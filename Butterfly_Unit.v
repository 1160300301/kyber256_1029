==> flow/design.v <==
module Butterfly_Unit (
    input clk,
    input reset,
    input [1:0] operation,   
    input valid_in,
    input [11:0] a_in,
    input [11:0] b_in,
    input [11:0] zeta,      
    output reg [11:0] a_out,
    output reg [11:0] b_out,
    output reg valid_out
);
    parameter P = 13'd3329;
    localparam OP_NTT  = 2'b00;   
    localparam OP_INTT = 2'b01;   
    wire [11:0] add0, sub0;
    Mod_Add mod_add_0 (
        .clk(clk),
        .reset(reset),
        .a(a_in),
        .b(b_in),
        .result(add0)
    );
    Mod_Sub mod_sub_0 (
        .clk(clk),
        .reset(reset),
        .a(a_in),
        .b(b_in),
        .result(sub0)
    );
    reg [11:0] a_r1, b_r1;
    reg [11:0] zeta_r1;
    reg [1:0] op_r1;
    reg valid_r1;
    always @(posedge clk) begin
        if (reset) begin
            a_r1 <= 12'd0;
            b_r1 <= 12'd0;
            zeta_r1 <= 12'd0;
            op_r1 <= 2'b00;
            valid_r1 <= 1'b0;
        end else begin
            a_r1 <= a_in;
            b_r1 <= b_in;
            zeta_r1 <= zeta;
            op_r1 <= operation;
            valid_r1 <= valid_in;
        end
    end
    wire [11:0] mul_a, mul_b;
    assign mul_a = zeta_r1;
    assign mul_b = (op_r1 == OP_NTT) ? b_r1 : sub0;   
    wire [11:0] mul_result;
    Mod_Mul multiplier (
        .clk(clk),
        .reset(reset),
        .a(mul_a),
        .b(mul_b),
        .result(mul_result)   
    );
    reg [11:0] add0_d1, add0_d2, add0_d3, add0_d4;
    reg [11:0] a_d1, a_d2, a_d3, a_d4;
    reg [1:0] op_d1, op_d2, op_d3, op_d4;
    reg valid_d1, valid_d2, valid_d3, valid_d4;
    always @(posedge clk) begin
        if (reset) begin
            add0_d1 <= 12'd0; add0_d2 <= 12'd0; add0_d3 <= 12'd0; add0_d4 <= 12'd0;
            a_d1 <= 12'd0; a_d2 <= 12'd0; a_d3 <= 12'd0; a_d4 <= 12'd0;
            op_d1 <= 2'b00; op_d2 <= 2'b00; op_d3 <= 2'b00; op_d4 <= 2'b00;
            valid_d1 <= 1'b0; valid_d2 <= 1'b0; valid_d3 <= 1'b0; valid_d4 <= 1'b0;
        end else begin
            add0_d1 <= add0;
            a_d1 <= a_r1;
            op_d1 <= op_r1;
            valid_d1 <= valid_r1;
            add0_d2 <= add0_d1;
            a_d2 <= a_d1;
            op_d2 <= op_d1;
            valid_d2 <= valid_d1;
            add0_d3 <= add0_d2;
            a_d3 <= a_d2;
            op_d3 <= op_d2;
            valid_d3 <= valid_d2;
            add0_d4 <= add0_d3;
            a_d4 <= a_d3;
            op_d4 <= op_d3;
            valid_d4 <= valid_d3;
        end
    end
    wire [11:0] final_add, final_sub;
    Mod_Add mod_add_final (
        .clk(clk),
        .reset(reset),
        .a(a_d4),
        .b(mul_result),
        .result(final_add)
    );
    Mod_Sub mod_sub_final (
        .clk(clk),
        .reset(reset),
        .a(a_d4),
        .b(mul_result),
        .result(final_sub)
    );
    reg [11:0] add0_d5;
    reg [1:0] op_d5;
    reg valid_d5;
    always @(posedge clk) begin
        if (reset) begin
            add0_d5 <= 12'd0;
            op_d5 <= 2'b00;
            valid_d5 <= 1'b0;
        end else begin
            add0_d5 <= add0_d4;
            op_d5 <= op_d4;
            valid_d5 <= valid_d4;
        end
    end
    always @(posedge clk) begin
        if (reset) begin
            a_out <= 12'd0;
            b_out <= 12'd0;
            valid_out <= 1'b0;
        end else begin
            valid_out <= valid_d5;
            if (valid_d5) begin
                case (op_d5)
                    OP_NTT: begin
                        a_out <= final_add;
                        b_out <= final_sub;
                    end
                    OP_INTT: begin
                        a_out <= add0_d5;
                        b_out <= mul_result;   
                    end
                    default: begin
                        a_out <= 12'd0;
                        b_out <= 12'd0;
                    end
                endcase
            end
        end
    end
endmodule
module Mod_Add(
    input clk,
    input reset,
    input [11:0] a,
    input [11:0] b,
    output reg [11:0] result
);
    parameter P = 13'd3329;
    wire [12:0] sum;
    wire [11:0] sum_mod;
    assign sum = a + b;
    assign sum_mod = (sum >= P) ? (sum - P) : sum[11:0];
    always @(posedge clk) begin
        if (reset)
            result <= 12'd0;
        else
            result <= sum_mod;
    end
endmodule
module Mod_Sub(
    input clk,
    input reset,
    input [11:0] a,
    input [11:0] b,
    output reg [11:0] result
);
    parameter P = 13'd3329;
    wire [12:0] diff;
    wire [11:0] diff_mod;
    assign diff = (a >= b) ? (a - b) : (13'd3329 + {1'b0, a} - {1'b0, b});
    assign diff_mod = diff[11:0];
    always @(posedge clk) begin
        if (reset)
            result <= 12'd0;
        else
            result <= diff_mod;
    end
endmodule
module Barrett_Reduce(
    input clk,
    input [23:0] Tbr,
    input reset,
    output reg [11:0] Rmdr
);
    parameter P = 13'd3329;
    parameter MU = 13'd5039;
    reg [23:0] Tbr1, Tbr2;
    reg [25:0] tq;
    reg [24:0] tq_mul_p;
    always @(posedge clk) begin
        if (reset) begin
            tq <= 26'd0;
            Tbr1 <= 24'd0;
        end else begin
            tq <= Tbr[23:11] * MU;
            Tbr1 <= Tbr;
        end
    end
    always @(posedge clk) begin
        if (reset) begin
            tq_mul_p <= 25'd0;
            Tbr2 <= 24'd0;
        end else begin
            tq_mul_p <= tq[25:13] * P;
            Tbr2 <= Tbr1;
        end
    end
    wire [24:0] Tbr2_ext;
    wire signed [25:0] r1_signed;
    wire [24:0] r1, r2, r3;
    assign Tbr2_ext = {1'b0, Tbr2};
    assign r1_signed = {1'b0, Tbr2_ext} - {1'b0, tq_mul_p};
    assign r1 = r1_signed[25] ? (r1_signed + P) : r1_signed[24:0];
    assign r2 = (r1 >= P) ? (r1 - P) : r1;
    assign r3 = (r2 >= P) ? (r2 - P) : r2;
    always @(posedge clk) begin
        if (reset)
            Rmdr <= 12'd0;
        else
            Rmdr <= r3[11:0];
    end
endmodule
module Mod_Mul(
    input clk,
    input reset,
    input [11:0] a,
    input [11:0] b,
    output wire [11:0] result
);
    parameter P = 13'd3329;
    reg [23:0] product;
    always @(posedge clk) begin
        if (reset)
            product <= 24'd0;
        else
            product <= a * b;
    end
    Barrett_Reduce barrett_inst (
        .clk(clk),
        .reset(reset),
        .Tbr(product),
        .Rmdr(result)
    );
endmodule
From RTL to reports: Butterfly_Unit. Tool output for the design above, in the order of the flow. Lines are those of the file above, counted from 1. Cell names lack the library's common part. Not given: n/a

Top module: Butterfly_Unit. Clock port: clk. Library: sky130hd. Library corner: tt_025C_1v80.

Word level. Source: Yosys, flattened and elaborated, memories not mapped. Widths are those after wreduce; folded enables and synchronous resets count as part of the registers. Registers that Yosys merges into a memory's read port (data or address) are not register bits. Print and check cells do not count. Equal cells are merged and count once.

The entry for bits in registers reads 370. The entry for latch bits reads 0. Memory bits (writable): 0. The figure for memory bits (read-only) is 0. Under word width x clocked read ports stands 0. Under memories kept stands 0. The figure for input port bits is 41. The entry for output and inout bits reads 25. Word-level cells: 73.

The entry for add/sub/neg operators reads 14. For $mul the number is 3. The figure for divide/modulo/power cells is 0. The entry for magnitude comparators reads 6. For equality and inequality tests the number is 1. Under shifts and indexed selects stands 0. Under mux-type cells stands 10. The entry for bitwise logic cells reads 0. Under reductions and logical operators stands 2.

Operator list (number): 13-bit by 13-bit multiplier with 26-bit output with constant B (1); 13-bit by 12-bit multiplier with 25-bit output with constant B (1); 12-bit by 12-bit multiplier with 24-bit output (1); 12-bit two-way mux (6); 25-bit by 12-bit greater-or-equal comparator with 1-bit output with constant B (2); 25-bit two-way mux (2); 12-bit subtractor (4); 12-bit parallel mux with 2-bit select (2); 12-bit subtractor with constant B (3); 12-bit by 12-bit adder with 13-bit output (2); 13-bit by 12-bit greater-or-equal comparator with 1-bit output with constant B (2); 24-bit by 25-bit subtractor with 26-bit output (1); 25-bit by 12-bit adder with 25-bit output with constant B (1); 25-bit by 12-bit subtractor with 25-bit output with constant B (1); 12-bit adder with constant A (2); 12-bit greater-or-equal comparator (2); 2-bit zero test (2); 2-bit by 1-bit equality test with 1-bit output with constant B (1).

Depth. Depth = most cells in a row (Yosys ltp): at word level without a register or memory, in the mapped netlist without a sequential cell, where the memories' decode and read muxes count.

Depth after elaboration: 7. ABC_AREA: 0. Mapped depth: 32. Gate-level depth less buffers: 30.

Synthesis result. Source: synth_stat.txt of the flow (Yosys; design flattened, memories mapped). It holds for the ABC_AREA given above (unset counts as 0); a run with the other value may have another netlist. Totals and module areas in this step are rounded.

Cells by type: dfxtp_1 (number 357, total area 7.15E+03 µm²); ha_1 (number 322, total area 4.03E+03 µm²); fa_1 (number 192, total area 3.84E+03 µm²); nor2b_1 (number 270, total area 1689.12 µm²); inv_1 (number 378, total area 1.42E+03 µm²); xnor2_1 (number 117, total area 1.02E+03 µm²); nor2_1 (number 254, total area 953.414 µm²); a21oi_1 (number 145, total area 725.696 µm²); nand2_1 (number 184, total area 690.662 µm²); mux2_2 (number 37, total area 416.65 µm²); xor2_1 (number 46, total area 402.886 µm²); clkbuf_1 (number 94, total area 352.838 µm²); o21bai_1 (number 41, total area 307.795 µm²); o21ai_0 (number 52, total area 260.25 µm²); nor3_1 (number 38, total area 190.182 µm²); nand3_1 (number 35, total area 175.168 µm²); a21o_1 (number 22, total area 165.158 µm²); nand2b_1 (number 25, total area 156.4 µm²).

Not listed: further types 79, cells in them 338.

The entry for standard cells after synthesis reads 2947. The figure for chip area (Yosys) is 26700 µm². Sequential part of the area: 7150 µm². The entry for flip-flop cells reads 357. Under buffers stands 111.

The figures by module come from a second, unflattened synthesis with its own total; it is not the netlist above.

For cell total of the unflattened synthesis the number is 3022. For area total of the unflattened synthesis the number is 27700 µm².

Rows give one instance, submodules left out.

Modules: Barrett_Reduce (instances 1, cells 1223, area 10800 µm², seq. area 1960 µm²); Butterfly_Unit (instances 1, cells 440, area 5490 µm², seq. area 3740 µm²); Mod_Mul (instances 1, cells 635, area 5460 µm², seq. area 480 µm²); Mod_Sub (instances 2, cells 200, area 1600 µm², seq. area 240 µm²); Mod_Add (instances 2, cells 162, area 1360 µm², seq. area 240 µm²).

Path before layout. Source: OpenSTA report_checks on the synthesized netlist (no wires, ideal clock, input and output delay 20% of the period each), path of least setup slack; recovery checks are left aside. Register names are those of the netlist, which keeps one name where synthesis merged equal registers.

Path type: reg2reg. From: reg op_r1[1]. To: reg (no name shown). Under clock period stands 10.9 ns. The figure for library setup time is 0.121 ns. The figure for time at the first pin is 0.000 ns. Data arrival time: 6.626 ns. The figure for data required time is 10.779 ns. Under path slack stands 4.153 ns. The entry for delay of the path reads 6.747 ns. Driving pins on the path: 30. Path buffers: 2. Period reached after synthesis: 6.747 ns.

"delay of the path" is the arrival time less input delay plus setup time. "driving pins on the path": output pins that drive a net of the path, with the launching flip-flop's if there is one; two outputs of one cell count as two. "period reached after synthesis" is the clock period less the worst setup slack; recovery checks do not enter. This is arithmetic on one report: input and output delays are still those of the set period (20% each). The rows between start and end are the longest chain of elaborated cells between them; the timing report does not say that the signal goes this way. Where chains are equally long, one stands for them. A line is the first line of the expression or statement that the cell stems from. Yosys adds cells for indexed reads and writes and turns some case tables into memories.

Cells stage by stage: dfxtp_1 -> nor2_1 -> clkbuf_1 -> mux2_2 -> clkbuf_1 -> nand2_1 -> fa_1 -> inv_1 -> ha_1 -> fa_1 -> inv_1 -> fa_1 -> fa_1 -> inv_1 -> ha_1 -> o21ai_0 -> a21boi_0 -> o21ai_0 -> a21boi_0 -> o21ai_0 -> a21boi_0 -> o21ai_0 -> a21boi_0 -> o21ai_0 -> nand2b_1 -> a21o_1 -> a21oi_1 -> o21ai_0 -> o41ai_1 -> mux2_2. For length of the longest elaborated chain the number is 3. For elaborated cells between the ends (all ways) the number is 3. The entry for source lines of those cells reads 2. Those cells by class: mul (1); mux (1); reduce/logical (1).

RTL lines, path after synthesis: start, declared (RTL line 33) `reg [1:0] op_r1;`; start, assigned (RTL line 40) `op_r1 <= 2'b00;`; start, assigned (RTL line 46) `op_r1 <= operation;`; 2-bit zero test (RTL line 52) `assign mul_b = (op_r1 == OP_NTT) ? b_r1 : sub0;`; 12-bit two-way mux (RTL line 52); 12-bit by 12-bit multiplier with 24-bit output (RTL line 240); end, assigned (RTL line 238); end, assigned (RTL line 240); end, declared (RTL line 235).

Worst path after layout. From the final timing report of run 1: the path of least setup slack in the routed layout; clock arrival at registers is part of the times.

Path type: reg2reg. From: reg op_r1[1]. To: reg (no name shown). Under clock period stands 7.56 ns. The figure for library setup time is 0.11 ns. The figure for time at the first pin is 0.56 ns. Data arrival time: 7.43 ns. The figure for data required time is 8.01 ns. Under path slack stands 0.58 ns. Driving pins on the path: 29. Path buffers: 1.

The rows between start and end are the longest chain of elaborated cells between them; the timing report does not say that the signal goes this way. Where chains are equally long, one stands for them.

Cells stage by stage: dfxtp_1 -> nor2_1 -> buf_4 -> mux2_2 -> nand2_1 -> fa_1 -> fa_1 -> inv_1 -> ha_1 -> inv_1 -> fa_1 -> inv_1 -> ha_1 -> nor2b_1 -> o21ai_0 -> a21boi_0 -> o21ai_0 -> a21boi_0 -> o21ai_0 -> a21boi_0 -> o21ai_0 -> a21boi_0 -> o21ai_0 -> nand2b_1 -> a21o_1 -> a21oi_1 -> o21ai_0 -> o41ai_1 -> mux2_2. For length of the longest elaborated chain the number is 3. For elaborated cells between the ends (all ways) the number is 3. The entry for source lines of those cells reads 2. Those cells by class: mul (1); mux (1); reduce/logical (1).

RTL lines, path post-layout: start, declared (RTL line 33) `reg [1:0] op_r1;`; start, assigned (RTL line 40) `op_r1 <= 2'b00;`; start, assigned (RTL line 46) `op_r1 <= operation;`; 2-bit zero test (RTL line 52) `assign mul_b = (op_r1 == OP_NTT) ? b_r1 : sub0;`; 12-bit two-way mux (RTL line 52); 12-bit by 12-bit multiplier with 24-bit output (RTL line 240); end, assigned (RTL line 238); end, assigned (RTL line 240); end, declared (RTL line 235).

Hand-over note for Butterfly_Unit

Below are 2 stored runs of the flow (Yosys, OpenROAD; platform sky130hd) on Butterfly_Unit, each with its settings and what was measured, unordered. Constraints: input delay and output delay 20% of the set period each, output load 0.01 pF. "clock period reached": clock period set for the run, less the worst setup slack. It is reckoned from that one timing run; input and output delays stay at 20% of the period that was set. Values from the reports are rounded here.

Run 1 has these settings: period_ns 7.56; SETUP_SLACK_MARGIN -0.38; CAP_MARGIN 20; CORE_MARGIN 2; CORE_UTILIZATION 40; SLEW_MARGIN 20. The cell area after synthesis reads 26700 µm². For the total die area the run shows 68800 µm². The utilization after routing reads 0.447. The worst slack on setup checks reads 0.582 ns. For the worst hold slack the run shows 0.425 ns. The clock period reached stands at 6.978 ns.

Run 2 has these settings: period_ns 5.71; CORE_UTILIZATION 25; SETUP_SLACK_MARGIN 0.22; PLACE_DENSITY 0.4; CELL_PAD_IN_SITES_DETAIL_PLACEMENT 0; ABC_AREA 0; CAP_MARGIN 20; CORE_MARGIN 2; SLEW_MARGIN 20. The cell area after synthesis reads 26700 µm². For the total die area the run shows 109000 µm². The utilization after routing reads 0.316. The worst slack on setup checks reads -0.123 ns. For the worst hold slack the run shows 0.425 ns. The clock period reached stands at 5.833 ns.

End of note.
